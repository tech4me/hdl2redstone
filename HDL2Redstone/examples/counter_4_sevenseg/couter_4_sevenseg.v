==> flow/design.v <==
module counter_4_sevenseg(input clk, input reset, input enable, output reg [6:0] z);
    reg [3:0] count;
    always@(posedge clk) begin
        if (reset) begin
            count <= 0;
        end
        else if (enable) begin
            count <= count + 1;
        end
    end
always @(*) begin
    case (count)
    4'b0000 :
    z = 7'b1111110;
    4'b0001 :
    z = 7'b0110000;
    4'b0010 :
    z = 7'b1101101;
    4'b0011 :
    z = 7'b1111001;
    4'b0100 :
    z = 7'b0110011;
    4'b0101 :
    z = 7'b1011011;
    4'b0110 :
    z = 7'b1011111;
    4'b0111 :
    z = 7'b1110000;
    4'b1000 :
    z = 7'b1111111;
    4'b1001 :
    z = 7'b1111011;
    4'b1010 :
    z = 7'b1110111;
    4'b1011 :
    z = 7'b0011111;
    4'b1100 :
    z = 7'b1001110;
    4'b1101 :
    z = 7'b0111101;
    4'b1110 :
    z = 7'b1001111;
    4'b1111 :
    z = 7'b1000111;
    endcase
end
endmodule
[From RTL to reports: counter_4_sevenseg]
What the tools print for counter_4_sevenseg, step after step.
Lines are those of the file above, counted from 1.
Operators carry their Yosys type and port widths (W data, S select, Z words).
Cell names lack the library's common part.
The mark - stands for no value.
Set-up
  top: counter_4_sevenseg
  clock input: clk
  library: sky130hd
  library corner: tt_025C_1v80

[Elaborated design]
Yosys after proc, flatten, opt, wreduce and memory -nomap, before mapping. Print and check cells are not counted. Equal cells are merged and count once.
Memory sizes are those after Yosys's memory passes, which may raise the word count (mostly to a power of two), join words into wider ones and drop unused or constant bits.
Storage and ports
  register bits after elaboration: 4
  latch bits: 0
  RAM bits: 0
  ROM bits: 112
  word width x clocked read ports: 7
  memories kept: 1
  input bits: 3
  output and inout port bits: 7
  cells after elaboration: 5
Memories
  (name not given): words 16, width 7, read ports 1, write ports 0, line 12  | case (count)
Operators by class
  $add $sub $neg: 1
  multipliers: 0
  divide/modulo/power cells: 0
  $lt $le $gt $ge: 0
  equal/unequal tests: 0
  shift-type cells: 0
  mux-type cells: 2
  bitwise gates (word level): 0
  reduce/logical cells: 0
Operator list (count)
  $mux W4: 2
  $add A4 B1 Y4 const B: 1

[Logic depth]
Longest topological path by Yosys (ltp), each cell counted once; first at word level (registers and memories cut), then after technology mapping (sequential cells cut; the memories' decode and read muxes count).
Depth
  depth in word-level cells: 3
  ABC_AREA: 0
  depth in mapped cells: 7
  gate-level depth less buffers: 7

[Mapped cells and area]
Source: synth_stat.txt of the flow (Yosys; design flattened, memories mapped). It holds for the ABC_AREA given above (unset counts as 0); a run with the other value may have another netlist.
Totals and module areas in this step are rounded.
Cell types
  dfxtp_1: count 11, total area 220.211 um^2
  ha_1: count 8, total area 100.096 um^2
  mux2i_4: count 1, total area 22.522 um^2
  mux4_2: count 1, total area 22.522 um^2
  mux2i_1: count 2, total area 20.019 um^2
  nor2_1: count 5, total area 18.768 um^2
  a21oi_1: count 3, total area 15.014 um^2
  inv_1: count 4, total area 15.014 um^2
  nand3b_1: count 2, total area 15.014 um^2
  nand4_2: count 1, total area 12.512 um^2
  a21bo_2: count 1, total area 10.01 um^2
  and4b_1: count 1, total area 10.01 um^2
  nand3_1: count 2, total area 10.01 um^2
  nor3_1: count 2, total area 10.01 um^2
  a311oi_1: count 1, total area 8.758 um^2
  and3b_1: count 1, total area 8.758 um^2
  o22a_1: count 1, total area 8.758 um^2
  xnor2_1: count 1, total area 8.758 um^2
Other cell types: 9; their cells: 9.
Mapped netlist
  cells in the netlist: 57
  mapped area: 590 um^2
  flip-flop cells: 11

[Timing after synthesis]
OpenSTA on the mapped netlist: ideal clock, no wires. The path of least setup slack (recovery checks aside). Input and output delay are each 20% of the period. Register names are those of the netlist, which keeps one name where synthesis merged equal registers.
Timing after synthesis
  kind: reg-to-reg
  start: register count[0]
  end: register (no name shown)
  clock period: 1.99 ns
  setup time: 0.058 ns
  time at the first pin: 0.000 ns
  arrival: 1.745 ns
  required time: 1.932 ns
  slack: 0.187 ns
  path delay: 1.803 ns
  driving pins on the path: 7
  path buffers: 0
  synthesis period reached: 1.803 ns
"path delay" is the arrival time less input delay plus setup time.
"driving pins on the path": output pins that drive a net of the path, with the launching flip-flop's if there is one; two outputs of one cell count as two.
"synthesis period reached" is the clock period less the worst setup slack; recovery checks do not enter. This is arithmetic on one report: input and output delays are still those of the set period (20% each).
The rows between start and end are the longest chain of elaborated cells between them; the timing report does not say that the signal goes this way. Where chains are equally long, one stands for them.
A line is the first line of the expression or statement that the cell stems from. Yosys adds cells for indexed reads and writes and turns some case tables into memories.
Between the ends, after synthesis
  cells stage by stage: dfxtp_1 > ha_1 > mux2i_1 > or2_2 > ha_1 > mux4_2 > inv_1
  length of the longest elaborated chain: 3
Ends and longest elaborated chain, after synthesis
  start, declared: line 2  | reg [3:0] count;
  start, assigned: line 5  | count <= 0;
  start, assigned: line 8  | count <= count + 1;
  $add A4 B1 Y4: line 8
  $mux W4 x2

[Path in the finished layout]
From the final timing report of run A: the path of least setup slack in the routed layout; clock arrival at registers is part of the times.
Timing post-layout
  kind: input-to-reg
  start: input port enable
  end: register (no name shown)
  clock period: 2.0 ns
  external input delay: 0.40 ns
  setup time: 0.05 ns
  time at the first pin: 0.40 ns
  arrival: 2.21 ns
  required time: 2.22 ns
  slack: 0.01 ns
  driving pins on the path: 6
  path buffers: 1
The rows between start and end are the longest chain of elaborated cells between them; the timing report does not say that the signal goes this way. Where chains are equally long, one stands for them.
Between the ends, post-layout
  cells stage by stage: clkdlybuf4s50_1 > mux2i_1 > or2_2 > ha_1 > mux4_2 > inv_1
  length of the longest elaborated chain: 2
Ends and longest elaborated chain, post-layout
  start, declared: line 1  | module counter_4_sevenseg(input clk, input reset, input enable, output reg [6:0] z);
  $mux W4 x2

# Flow runs of counter_4_sevenseg

Top module counter_4_sevenseg; platform sky130hd; tools Yosys and OpenROAD; 2 stored runs in no particular order. Input and output delays are each 20% of the period that was set; the output load is 0.01 pF.
"achieved clock period" = clock period - worst setup slack. The figure is calculated, with input and output delays left at 20% of the set period.
"worst setup path time" means the part of the period allowed to the worst setup path (the constraints hold back 20% at inputs and 20% at outputs) less its slack; where the path has registers, the arrival times of their clocks count too.
"power": no workload was simulated; the value follows from the tool's default switching activity.
The results are shown rounded.
[run A] settings: period_ns=2.0, CORE_UTILIZATION=26, SETUP_SLACK_MARGIN=-0.16, PLACE_DENSITY=0.8, CELL_PAD_IN_SITES_DETAIL_PLACEMENT=1, CTS_CLUSTER_SIZE=19, CAP_MARGIN=20, CORE_MARGIN=2, SLEW_MARGIN=20
[run A] result: chip area after synthesis (Yosys) 590 um^2, die area 2700 um^2, standard-cell area of the final layout 850 um^2, utilization 0.39, worst setup slack after layout 0.005 ns, total negative slack 0.000 ns, worst hold slack 0.74 ns, power 0.00054 W, achieved clock period 1.995 ns, worst setup path time 1.59 ns, worst setup path kind input-to-reg
[run B] settings: period_ns=1.15, CORE_UTILIZATION=46, CORE_MARGIN=2, CELL_PAD_IN_SITES_GLOBAL_PLACEMENT=0, ABC_AREA=0, CTS_CLUSTER_SIZE=34, CTS_CLUSTER_DIAMETER=215, SLEW_MARGIN=10, MAX_ROUTING_LAYER=met4, CAP_MARGIN=20
[run B] result: chip area after synthesis (Yosys) 590 um^2, die area 1600 um^2, standard-cell area of the final layout 1000 um^2, utilization 0.87, worst setup slack after layout -0.62 ns, total negative slack -3.9 ns, worst hold slack 0.64 ns, power 0.001 W, achieved clock period 1.769 ns, worst setup path time 1.77 ns, worst setup path kind reg-to-reg
